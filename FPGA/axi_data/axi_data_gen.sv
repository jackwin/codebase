==> flow/design.v <==
`timescale 1ns/1ps
module axi_data_gen #(
    parameter DATA_WIDTH = 32,
    parameter LENGTH_WIDTH = 9,
    parameter STRB_WIDTH = DATA_WIDTH/8
)(
    input logic                     clk,
    input logic                     rst,
    input logic                     i_start,
    input logic [LENGTH_WIDTH-1:0]  i_length,
    input logic                     i_ready,
    output logic [DATA_WIDTH-1:0]   o_data,
    output logic                    o_valid,
    output logic [STRB_WIDTH-1:0]   o_keep,
    output logic                    o_last
);
localparam WORD_WIDTH = STRB_WIDTH;
localparam BIT_WIDTH = $clog2(STRB_WIDTH);
logic [BIT_WIDTH-1:0]   last_bytes;
logic [LENGTH_WIDTH-1-BIT_WIDTH:0]   word_num;
logic [LENGTH_WIDTH-1:0]    cnt;
logic                       cnt_ena;
logic [DATA_WIDTH-1:0]      gen_data;
logic                       gen_valid;
logic                       gen_last;
logic [STRB_WIDTH-1:0]      gen_keep;    
always_comb begin
    word_num = i_length[LENGTH_WIDTH-1:BIT_WIDTH] + |i_length[BIT_WIDTH-1:0];
    last_bytes = i_length[BIT_WIDTH-1:0];
end
always_ff @(posedge clk) begin
    if (rst) begin
        cnt <= 0;
        cnt_ena <= 0;
    end else begin
        if (i_start) begin
            cnt_ena <= 1;
        end else if (cnt == word_num - 1) begin
            cnt_ena <= 0;
        end
        if (cnt_ena & i_ready) begin
            if (cnt == word_num - 1) begin
                cnt <= 0;
            end else begin
                cnt <= cnt + 1;
            end
        end
    end
end
always_ff @(posedge clk) begin
    if (rst) begin
        gen_data <= 'h0;
    end else begin
        if (cnt_ena & i_ready) begin
            gen_data <= gen_data + 1'd1;
        end 
    end
end
always_comb begin
    gen_valid = cnt_ena & i_ready;
    gen_last = (cnt == word_num - 1) & cnt_ena & i_ready;
end
always_comb begin
    if (gen_last) begin
        case(last_bytes)
            'h0: gen_keep = 'hFF;
            'h1: gen_keep = 'h1;
            'h2: gen_keep = 'h3;
            'h3: gen_keep = 'h7;
            'h4: gen_keep = 'hf;
            'h5: gen_keep = 'h1f;
            'h6: gen_keep = 'h3f;
            'h7: gen_keep = 'h7f;
        endcase
    end else begin
        gen_keep = 'hff;
    end
end
always_comb begin
    o_data = gen_data;
    o_valid = gen_valid;
    o_keep = gen_keep;
    o_last = gen_last;
end
endmodule
Reports on axi_data_gen --
Tool output for the design above, in the order of the flow. Lines are those of the file above, counted from 1. Operators carry their Yosys type and port widths (W data, S select, Z words). The mark - stands for no value.
Design: top axi_data_gen, clock clk, library sky130hd, library corner tt_025C_1v80

After elaboration --
Source: Yosys, flattened and elaborated, memories not mapped. Widths are those after wreduce. Registers that Yosys merges into a memory's read port (data or address) are not register bits. Print and check cells do not count. Equal cells are merged and count once.
Operators by class: $add $sub $neg 4, multiply operators 0, divide/modulo/power cells 0, $lt $le $gt $ge 0, equal/unequal tests 4, shift-type cells 0, muxes and demuxes 5, bitwise gates (word level) 3, reductions and logical operators 3
Operators with widths (count):
- $add A32 B1 Y32 const B | 1
- $eq A9 B32 Y1 | 1
- $pmux W4 S4 | 1
- $add A9 B1 Y9 const B | 1
- $mux W9 | 1
- $sub A7 B1 Y8 const B | 1
- $add A7 B1 Y7 | 1
- $eq A2 B2 Y1 const B | 2
- $mux W4 | 1
- $and A1 B1 Y1 | 3
- $eq A2 B1 Y1 const B | 1
- $logic_not A2 Y1 | 1
- $reduce_bool A2 Y1 | 1
- $reduce_or A2 Y1 | 1
- $mux W1 | 2
Bit counts: flip-flop bits (word level) 42, latch bits 0, bits in writable memories 0, memory bits (read-only) 0, word width x clocked read ports 0, memories 0, bits of input ports 13, output and inout bits 38, word-level cells 22

Depth --
Depth = most cells in a row (Yosys ltp): at word level without a register or memory, in the mapped netlist without a sequential cell, where the memories' decode and read muxes count.
Logic depth: depth after elaboration 7, ABC_AREA 0, gate-level depth with buffers 14, mapped depth without buffers 14

Mapped cells and area --
The flow's flattened synthesis, as Yosys stat reports it; memories are mapped. The netlist is that of the ABC_AREA named above (0 if unset); the other value can give another one. Totals and module areas in this step are rounded.
Cells by type:
- sky130_fd_sc_hd__dfxtp_1 | count 42, area in all 840.806 um^2
- sky130_fd_sc_hd__xor2_1 | count 30, area in all 262.752 um^2
- sky130_fd_sc_hd__nor2_1 | count 39, area in all 146.39 um^2
- sky130_fd_sc_hd__xnor2_1 | count 16, area in all 140.134 um^2
- sky130_fd_sc_hd__nand2_1 | count 29, area in all 108.854 um^2
- sky130_fd_sc_hd__ha_1 | count 7, area in all 87.584 um^2
- sky130_fd_sc_hd__nand3_1 | count 16, area in all 80.077 um^2
- sky130_fd_sc_hd__a21oi_1 | count 8, area in all 40.038 um^2
- sky130_fd_sc_hd__and3_1 | count 6, area in all 37.536 um^2
- sky130_fd_sc_hd__nand4_1 | count 6, area in all 37.536 um^2
- sky130_fd_sc_hd__and4_1 | count 4, area in all 35.034 um^2
- sky130_fd_sc_hd__o2111ai_4 | count 1, area in all 26.275 um^2
- sky130_fd_sc_hd__xnor3_2 | count 1, area in all 23.773 um^2
- sky130_fd_sc_hd__nand3b_1 | count 3, area in all 22.522 um^2
- sky130_fd_sc_hd__nand4_4 | count 1, area in all 21.27 um^2
- sky130_fd_sc_hd__nor4_4 | count 1, area in all 21.27 um^2
- sky130_fd_sc_hd__a31oi_1 | count 3, area in all 18.768 um^2
- sky130_fd_sc_hd__inv_1 | count 5, area in all 18.768 um^2
Other cell types: 30; their cells: 41.
Mapped netlist: cells in the netlist 259, mapped area 2281 um^2, sequential part of the area 840.8 um^2, flip-flops 42, buffer cells 6

Timing after synthesis --
OpenSTA on the mapped netlist: ideal clock, no wires. The path of least setup slack (recovery checks aside). Input and output delay are each 20% of the period. Register names are those of the netlist, which keeps one name where synthesis merged equal registers.
Path post-synthesis: path kind in2out, start point input i_length[1], end point output o_keep[1], period 4.45 ns, input delay 0.890 ns, external output delay 0.890 ns, launch time at the first pin 0.890 ns, data arrival time 3.277 ns, data required time 3.560 ns, path slack 0.283 ns, delay of the path 2.387 ns, stages 14, path buffers 0, synthesis period reached 4.167 ns
"delay of the path" is the arrival time less input delay plus setup time. A path that ends at an output port has no setup time. "stages" counts driving pins, that of a launching flip-flop among them; a cell with two outputs on the path counts twice. "synthesis period reached" = period - worst setup slack (recovery checks aside). The figure is calculated, with input and output delays left at 20% of the set period. Between the ends stands the longest chain of elaborated cells between them, by number of cells; it is not shown to be the way that was timed. Of several equally long chains one is given. Each line given opens the expression or statement behind the cell; cells for indexed reads and writes are added by Yosys, which also makes memories of some case tables.
Between the ends, post-synthesis: cells stage by stage sky130_fd_sc_hd__inv_1 > sky130_fd_sc_hd__ha_1 > sky130_fd_sc_hd__inv_1 > sky130_fd_sc_hd__ha_1 > sky130_fd_sc_hd__ha_1 > sky130_fd_sc_hd__inv_1 > sky130_fd_sc_hd__ha_1 > sky130_fd_sc_hd__or4b_1 > sky130_fd_sc_hd__o31ai_2 > sky130_fd_sc_hd__a21oi_1 > sky130_fd_sc_hd__a211oi_2 > sky130_fd_sc_hd__o2111ai_4 > sky130_fd_sc_hd__nor2_4 > sky130_fd_sc_hd__nand2_1, cells in the longest elaborated chain 7, elaborated cells between the ends (all ways) 12, classes of those cells add/sub: 2; eq/ne: 4; mux: 2; logic: 2; reduce/logical: 2
Ends and longest elaborated chain, post-synthesis:
- start: declaration | line 10 | input logic [LENGTH_WIDTH-1:0]  i_length,
- $reduce_or A2 Y1 | line 28 | word_num = i_length[LENGTH_WIDTH-1:BIT_WIDTH] + |i_length[BIT_WIDTH-1:0];
- $add A7 B1 Y7 | line 28
- $sub A7 B1 Y8 | line 61 | gen_last = (cnt == word_num - 1) & cnt_ena & i_ready;
- $eq A9 B32 Y1 | line 61
- $and A1 B1 Y1 x2 | line 61
- $mux W4 | line 64 | if (gen_last) begin
- end: declaration | line 14 | output logic [STRB_WIDTH-1:0]   o_keep,
Nets of the timed path that keep an RTL name, with a line that drives or declares them; the list need not be complete.
Nets with RTL names, path post-synthesis (line):
- o_last | 61

Timing after layout --
Path of least setup slack in the final report of run A (OpenROAD, finished layout, wires in). Where an end is a register, its clock arrival counts in the times.
Path post-layout: path kind in2out, start point input i_length[1], end point output o_keep[1], period 2.79 ns, input delay 0.56 ns, external output delay 0.56 ns, launch time at the first pin 0.56 ns, data arrival time 2.90 ns, data required time 2.23 ns, path slack -0.66 ns, stages 17, path buffers 3
Between the ends stands the longest chain of elaborated cells between them, by number of cells; it is not shown to be the way that was timed. Of several equally long chains one is given.
Between the ends, post-layout: cells stage by stage sky130_fd_sc_hd__buf_8 > sky130_fd_sc_hd__inv_12 > sky130_fd_sc_hd__ha_4 > sky130_fd_sc_hd__inv_4 > sky130_fd_sc_hd__ha_4 > sky130_fd_sc_hd__ha_4 > sky130_fd_sc_hd__inv_4 > sky130_fd_sc_hd__ha_4 > sky130_fd_sc_hd__or4b_4 > sky130_fd_sc_hd__o31ai_4 > sky130_fd_sc_hd__a21oi_2 > sky130_fd_sc_hd__a211oi_2 > sky130_fd_sc_hd__o2111ai_4 > sky130_fd_sc_hd__nor2_4 > sky130_fd_sc_hd__buf_6 > sky130_fd_sc_hd__nand2_2 > sky130_fd_sc_hd__buf_6, cells in the longest elaborated chain 7, elaborated cells between the ends (all ways) 12, classes of those cells add/sub: 2; eq/ne: 4; mux: 2; logic: 2; reduce/logical: 2
Ends and longest elaborated chain, post-layout:
- start: declaration | line 10 | input logic [LENGTH_WIDTH-1:0]  i_length,
- $reduce_or A2 Y1 | line 28 | word_num = i_length[LENGTH_WIDTH-1:BIT_WIDTH] + |i_length[BIT_WIDTH-1:0];
- $add A7 B1 Y7 | line 28
- $sub A7 B1 Y8 | line 61 | gen_last = (cnt == word_num - 1) & cnt_ena & i_ready;
- $eq A9 B32 Y1 | line 61
- $and A1 B1 Y1 x2 | line 61
- $mux W4 | line 64 | if (gen_last) begin
- end: declaration | line 14 | output logic [STRB_WIDTH-1:0]   o_keep,

Design axi_data_gen on sky130hd. What follows are 2 stored runs of the flow, each under its own settings; their order means nothing. The constraints put input and output delay at 20% of the set period each and load the outputs with 0.01 pF.
"achieved clock period": clock period set for the run, less the worst setup slack. It is reckoned from that one timing run; input and output delays stay at 20% of the period that was set.
"worst setup path time": the worst setup path's part of the clock period (all of it between registers, 20% less for each end at a port) less its slack. A launch clock that arrives late makes it longer, a capture clock that arrives late makes it shorter.
"power": no workload was simulated; the value follows from the tool's default switching activity.
Results are given in rounded form.
[run A] settings: period_ns=2.79, CORE_UTILIZATION=47, SETUP_SLACK_MARGIN=0.13, PLACE_DENSITY=0.56, CORE_ASPECT_RATIO=1.18, CORE_MARGIN=9, GPL_TIMING_DRIVEN=0, GPL_ROUTABILITY_DRIVEN=0, CTS_CLUSTER_SIZE=43, CAP_MARGIN=35, SLEW_MARGIN=30, MAX_ROUTING_LAYER=met5
[run A] result: chip area after synthesis (Yosys) 2281 um^2, die area 7694 um^2, standard-cell area of the final layout 3171 um^2, utilization 68.0%, worst setup slack after layout -0.664 ns, worst hold slack 0.515 ns, power 0.001233 W, achieved clock period 3.454 ns, worst setup path time 2.34 ns, worst setup path kind in2out
[run B] settings: period_ns=2.21, CAP_MARGIN=20, CORE_MARGIN=2, CORE_UTILIZATION=40, SLEW_MARGIN=20
[run B] result: chip area after synthesis (Yosys) 2281 um^2, die area 6323 um^2, standard-cell area of the final layout 3558 um^2, utilization 64.6%, worst setup slack after layout -1.042 ns, worst hold slack 0.532 ns, power 0.001635 W, achieved clock period 3.252 ns, worst setup path time 2.37 ns, worst setup path kind in2out
